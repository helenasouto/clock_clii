==> flow/design.v <==
module bcd_7seg (
    input  logic [3:0] bcd_bcd_in,       
    output logic [6:0] bcd_display_out   
);
    always_comb begin
        case (bcd_bcd_in)
            4'd0: bcd_display_out <= 7'b1111110;  
            4'd1: bcd_display_out <= 7'b0110000;  
            4'd2: bcd_display_out <= 7'b1101101;  
            4'd3: bcd_display_out <= 7'b1111001;  
            4'd4: bcd_display_out <= 7'b0110011;  
            4'd5: bcd_display_out <= 7'b1011011;  
            4'd6: bcd_display_out <= 7'b1011111;  
            4'd7: bcd_display_out <= 7'b1110000;  
            4'd8: bcd_display_out <= 7'b1111111;  
            4'd9: bcd_display_out <= 7'b1111011;  
            default: bcd_display_out <= 7'b0000000;  
        endcase
    end
endmodule
module enable_1hz (
    input  logic enable_clock,    
    input  logic enable_reset,    
    output logic enable_pulseout  
);
    logic [25:0] contador;  
    always_ff @(posedge enable_clock or negedge enable_reset) begin
        if (!enable_reset)  
            contador <= 26'd0;
        else if (contador == 26'd49_999_999)  
            contador <= 26'd0;
        else
            contador <= contador + 26'd1;  
    end
    always_comb begin
        enable_pulseout = (contador == 26'd49_999_999);  
    end
endmodule
module maq_h (
    input  logic maqh_clock,       
    input  logic maqh_reset,       
    input  logic maqh_enable,      
    input  logic maqh_incremento_min,  
	 input  logic maqh_incremento_sec,
    output logic [3:0] maqh_lsd,   
    output logic [1:0] maqh_msd    
);
    always_ff @(posedge maqh_clock or posedge maqh_reset) begin
        if (maqh_reset) begin
            maqh_lsd <= 4'd0;
            maqh_msd <= 2'd0;
        end else if (maqh_enable && maqh_incremento_min && maqh_incremento_sec) begin
            if (maqh_lsd == 4'd9) begin
                maqh_lsd <= 4'd0;
                maqh_msd <= maqh_msd + 2'd1;
            end else if (maqh_msd == 2'd2 && maqh_lsd == 4'd3) begin
                maqh_lsd <= 4'd0;
                maqh_msd <= 2'd0;  
            end else begin
                maqh_lsd <= maqh_lsd + 4'd1;
            end
        end
    end
endmodule
module maq_m (
 input  logic maqm_clock,           
 input  logic maqm_reset,           
 input  logic maqm_enable,          
 input  logic maqm_incremento,      
 output logic [3:0] maqm_lsd,       
 output logic [2:0] maqm_msd,       
 output logic maqm_incrementa_hora   
);
 always_ff @(posedge maqm_clock or posedge maqm_reset) begin
	  if (maqm_reset) begin
			maqm_lsd <= 4'd0;
			maqm_msd <= 3'd0;
			maqm_incrementa_hora <= 1'b0;
	  end else if (maqm_enable && maqm_incremento) begin
			if (maqm_lsd == 4'd9) begin
				 maqm_lsd <= 4'd0;
				 if (maqm_msd == 3'd5) begin
					  maqm_msd <= 3'd0;
					  maqm_incrementa_hora <= 1'b1;  
				 end else begin
					  maqm_msd <= maqm_msd + 3'd1;
				 end
			end else begin
				 maqm_lsd <= maqm_lsd + 4'd1;
				 maqm_incrementa_hora <= 1'b0;
			end
	  end
 end
endmodule
module maq_s (
    input  logic maqs_clock,           
    input  logic maqs_reset,           
    input  logic maqs_enable,          
    output logic [3:0] maqs_lsd,       
    output logic [2:0] maqs_msd,       
    output logic maqs_incrementa_min  
);
    always_ff @(posedge maqs_clock or posedge maqs_reset) begin
        if (maqs_reset) begin
            maqs_lsd <= 4'd0;
            maqs_msd <= 3'd0;
            maqs_incrementa_min <= 1'b0;
        end else if (maqs_enable) begin
            if (maqs_lsd == 4'd9) begin
                maqs_lsd <= 4'd0;
                if (maqs_msd == 3'd5) begin
                    maqs_msd <= 3'd0;
                    maqs_incrementa_min <= 1'b1;  
                end else begin
                    maqs_msd <= maqs_msd + 3'd1;
                end
            end else begin
                maqs_lsd <= maqs_lsd + 4'd1;
                maqs_incrementa_min <= 1'b0;
            end
        end
    end
endmodule
module topo (
    input  logic clock,           
    input  logic reset,           
    output logic [6:0] s_lsd,     
    output logic [6:0] s_msd,     
    output logic [6:0] m_lsd,     
    output logic [6:0] m_msd,     
    output logic [6:0] h_lsd,     
    output logic [6:0] h_msd,      
);
    logic enable1hz;              
    logic incrementa_minuto;      
    logic incrementa_hora;        
    logic [3:0] bcd_s_lsd;        
    logic [2:0] bcd_s_msd;        
    logic [3:0] bcd_m_lsd;        
    logic [2:0] bcd_m_msd;        
    logic [3:0] bcd_h_lsd;        
    logic [1:0] bcd_h_msd;        
    enable_1hz meuhabilitador (
        .enable_clock(clock),
        .enable_reset(reset),
        .enable_pulseout(enable1hz)
    );
    maq_s maqs_display_s (
        .maqs_clock(clock),
        .maqs_reset(reset),
        .maqs_enable(enable1hz),
        .maqs_lsd(bcd_s_lsd),
        .maqs_msd(bcd_s_msd),
        .maqs_incrementa_min(incrementa_minuto)
    );
    bcd_7seg display_s_lsd (
        .bcd_bcd_in(bcd_s_lsd),
        .bcd_display_out(s_lsd)
    );
    bcd_7seg display_s_msd (
        .bcd_bcd_in({1'b0, bcd_s_msd}),
        .bcd_display_out(s_msd)
    );
    maq_m maqm_display_m (
        .maqm_clock(clock),
        .maqm_reset(reset),
        .maqm_enable(enable1hz),
        .maqm_incremento(incrementa_minuto),
        .maqm_lsd(bcd_m_lsd),
        .maqm_msd(bcd_m_msd),
        .maqm_incrementa_hora(incrementa_hora)
    );
    bcd_7seg display_m_lsd (
        .bcd_bcd_in(bcd_m_lsd),
        .bcd_display_out(m_lsd)
    );
    bcd_7seg display_m_msd (
        .bcd_bcd_in({1'b0, bcd_m_msd}),
        .bcd_display_out(m_msd)
    );
    maq_h maqh_display_h (
        .maqh_clock(clock),
        .maqh_reset(reset),
        .maqh_enable(enable1hz),
		  .maqh_incremento_min (incrementa_hora),
		  .maqh_incremento_sec (incrementa_minuto),
        .maqh_lsd(bcd_h_lsd),
        .maqh_msd(bcd_h_msd)
    );
    bcd_7seg display_h_lsd (
        .bcd_bcd_in(bcd_h_lsd),
        .bcd_display_out(h_lsd)
    );
    bcd_7seg display_h_msd (
        .bcd_bcd_in({2'b00, bcd_h_msd}),
        .bcd_display_out(h_msd)
    );
endmodule
Step by step through the tools: topo
The steps from the RTL of topo to its reports follow in flow order.
Line numbers count from 1 in the design file above.
Operators carry their Yosys type and port widths (W data, S select, Z words).
Library cell names are shortened.
The mark - stands for no value.
- top: topo
- clock input: clock
- standard-cell library: sky130hd
- library corner: tt_025C_1v80

Word-level counts
Counts by Yosys on the flattened word-level netlist (proc, flatten, opt, wreduce; memories kept). Register bits leave out memories and registers merged into their read ports (data or address). Print and check cells are left out. Cells with the same type and inputs are merged into one.
Memory sizes are those after Yosys's memory passes, which may raise the word count (mostly to a power of two), join words into wider ones and drop unused or constant bits.
- add/sub/neg operators at 7
- noted equality and inequality tests: 10
- muxes and demuxes at 13
- reduce/logical cells at 10
- operator list (cell ; count):
    $add A26 B1 Y26 const B ; 1
    $eq A26 B26 Y1 const B ; 1
    $mux W26 ; 1
    $mux W4 ; 4
    $add A4 B1 Y4 const B ; 3
    $eq A4 B4 Y1 const B ; 3
    $reduce_and A2 Y1 ; 5
    $add A3 B1 Y3 const B ; 2
    $eq A3 B3 Y1 const B ; 2
    $mux W3 ; 2
    $logic_and A1 B1 Y1 ; 4
    $ne A2 B2 Y1 const B ; 2
    $eq A4 B2 Y1 const B ; 1
    $mux W2 ; 2
    $mux W1 ; 4
    $add A2 B1 Y2 const B ; 1
    $eq A2 B2 Y1 const B ; 1
    $reduce_bool A2 Y1 ; 1
- register bits: 48
- ROM bits: 672
- memories at 6
- input bits: 2
- output and inout bits: 42
- noted elaborated cells: 55
- memory list (memory ; depth ; width ; read ports ; wr ports ; line ; text):
    (name not given) ; 16 ; 7 ; 1 ; 0 ; 6 ; case (bcd_bcd_in)
    (name not given) ; 16 ; 7 ; 1 ; 0 ; 6 ;
    (name not given) ; 16 ; 7 ; 1 ; 0 ; 6 ;
    (name not given) ; 16 ; 7 ; 1 ; 0 ; 6 ;
    (name not given) ; 16 ; 7 ; 1 ; 0 ; 6 ;
    (name not given) ; 16 ; 7 ; 1 ; 0 ; 6 ;

Depth
Longest topological path by Yosys (ltp), each cell counted once; first at word level (registers and memories cut), then after technology mapping (sequential cells cut; the memories' decode and read muxes count).
- depth after elaboration at 4
- ABC_AREA: 0
- noted gate-level depth with buffers: 7
- mapped depth without buffers at 6

Netlist
Yosys stat after the flow's synthesis: flattened, memories mapped to cells. It holds for the ABC_AREA given above (unset counts as 0); a run with the other value may have another netlist.
Totals and module areas in this step are rounded.
- standard cells after synthesis: 390
- mapped area at 3530 um^2
- noted sequential part of the area: 1200 um^2
- mapped flip-flops at 48
- buffers: 22
- cell types (cell type ; count ; total area (um^2)):
    dfrtp_1 ; 48 ; 1.2E+03
    ha_1 ; 42 ; 525.504
    o21ai_0 ; 30 ; 150.144
    inv_1 ; 34 ; 127.622
    a21oi_1 ; 24 ; 120.115
    nand2_1 ; 28 ; 105.101
    mux2i_1 ; 8 ; 80.077
    nand3_1 ; 16 ; 80.077
    xnor2_1 ; 9 ; 78.826
    nor2_1 ; 19 ; 71.318
    and4_1 ; 8 ; 70.067
    nand4_1 ; 11 ; 68.816
    xor2_1 ; 7 ; 61.309
    o31ai_1 ; 8 ; 60.058
    mux2_2 ; 4 ; 45.043
    nand2b_1 ; 7 ; 43.792
    clkbuf_1 ; 11 ; 41.29
    buf_4 ; 5 ; 37.536
Not listed: further types 35, cells in them 71.
By module: a second synthesis without flattening, with its own total; a netlist apart from the flattened one above.
- cell total of the unflattened synthesis: 407
- area total of the unflattened synthesis: 3790 um^2
Each row is one instance without its submodules.
- by module (module ; times used ; cells ; area (um^2)):
    enable_1hz ; 1 ; 134 ; 1340
    bcd_7seg ; 6 ; 28 ; 223
    maq_m ; 1 ; 33 ; 388
    maq_s ; 1 ; 33 ; 378
    maq_h ; 1 ; 38 ; 350
    topo ; 1 ; 1 ; 3.8

Path before layout
Source: OpenSTA report_checks on the synthesized netlist (no wires, ideal clock, input and output delay 20% of the period each), path of least setup slack; recovery checks are left aside. Register names are those of the netlist, which keeps one name where synthesis merged equal registers.
- kind: register to register
- start point: register maqs_display_s.maqs_lsd[1]
- end point: register maqs_display_s.maqs_msd[0]
- period: 2.45 ns
- noted time at the first pin: 0.000 ns
- noted data arrival time: 1.663 ns
- noted data required time: 2.323 ns
- setup slack: 0.660 ns
- path delay: 1.790 ns
- stages: 6
- period reached after synthesis: 1.79 ns
"path delay" is the arrival time less input delay plus setup time.
"stages": output pins that drive a net of the path, with the launching flip-flop's if there is one; two outputs of one cell count as two.
"period reached after synthesis" is the clock period less the worst setup slack; recovery checks do not enter. This is arithmetic on one report: input and output delays are still those of the set period (20% each).
Between the ends stands the longest chain of elaborated cells between them, by number of cells; it is not shown to be the way that was timed. Of several equally long chains one is given.
Each line given opens the expression or statement behind the cell; cells for indexed reads and writes are added by Yosys, which also makes memories of some case tables.
A register here has more assigning lines than the two given.
- path through: dfrtp_1 inv_1 ha_1 nand3b_1 nor4_2 mux2_1
- length of the longest elaborated chain: 2
- elaborated cells on any way between the ends: 2
- RTL lines with such cells: 1
- those cells by class: eq/ne (1); reduce/logical (1)
- RTL lines, path post-synthesis (element ; line ; text):
    from (decl) ; 99 ; output logic [3:0] maqs_lsd,
    from (assign) ; 105 ; maqs_lsd <= 4'd0;
    from (assign) ; 118 ; maqs_lsd <= maqs_lsd + 4'd1;
    $eq A4 B4 Y1 ; 109 ; if (maqs_lsd == 4'd9) begin
    $reduce_and A2 Y1 ; - ;
    to (assign) ; 106 ; maqs_msd <= 3'd0;
    to (assign) ; 115 ; maqs_msd <= maqs_msd + 3'd1;
    to (decl) ; 100 ; output logic [2:0] maqs_msd,

Worst path after layout
Path of least setup slack in the final report of run 2 (OpenROAD, finished layout, wires in). Where an end is a register, its clock arrival counts in the times.
- kind: register to output
- start point: register maqh_display_h.maqh_lsd[0]
- end point: output port h_lsd[6]
- period: 1.83 ns
- noted time at the first pin: 0.30 ns
- noted data arrival time: 1.49 ns
- noted data required time: 1.46 ns
- setup slack: -0.02 ns
- stages: 7
Between the ends stands the longest chain of elaborated cells between them, by number of cells; it is not shown to be the way that was timed. Of several equally long chains one is given.
The chain passes a memory read, where the word-level depth is cut; so it can be longer than that depth.
A register here has more assigning lines than the two given.
- path through: dfrtp_2 buf_6 ha_4 nor2_4 a21oi_1 o21ai_1 buf_2
- length of the longest elaborated chain: 1
- elaborated cells on any way between the ends: 1
- RTL lines with such cells: 1
- those cells by class: memory (1)
- RTL lines, path post-layout (element ; line ; text):
    from (decl) ; 45 ; output logic [3:0] maqh_lsd,
    from (assign) ; 50 ; maqh_lsd <= 4'd0;
    from (assign) ; 60 ; maqh_lsd <= maqh_lsd + 4'd1;
    $mem_v2 Z16 W7 ; 6 ; case (bcd_bcd_in)
    to (decl) ; 131 ; output logic [6:0] h_lsd,

2 stored runs of topo in the flow (synthesis by Yosys, layout by OpenROAD, sky130hd cells), in arbitrary order. Constraints: input delay and output delay 20% of the set period each, output load 0.01 pF.
By "worst setup path time" is meant the share of the clock period that the worst setup path is allowed (20% is reserved at inputs, 20% at outputs), minus its slack. Clock arrival times at its registers enter into it.
"total power after layout": no workload was simulated; the value follows from the tool's default switching activity.
Results are given in rounded form.

Run 1
Settings were period_ns = 1.22; CORE_UTILIZATION = 70; PLACE_DENSITY = 0.74; TNS_END_PERCENT = 50; GPL_ROUTABILITY_DRIVEN = 1; CTS_CLUSTER_SIZE = 74; CTS_CLUSTER_DIAMETER = 210; CAP_MARGIN = 20; CORE_MARGIN = 2; SLEW_MARGIN = 20
- unfinished; error DPL-0038 in placement

Run 2
Settings were period_ns = 1.83; SETUP_SLACK_MARGIN = 0.24; CAP_MARGIN = 20; CORE_MARGIN = 2; CORE_UTILIZATION = 40; SLEW_MARGIN = 20
- cell area after synthesis: 3530 um^2
- area of the die at 9600 um^2
- standard-cell area after layout: 6130 um^2
- smallest setup slack at -0.024 ns
- setup total negative slack at -0.107 ns
- total power after layout at 1.72 mW
- noted the worst setup path time: 1.49 ns
- kind of the worst setup path: register to output
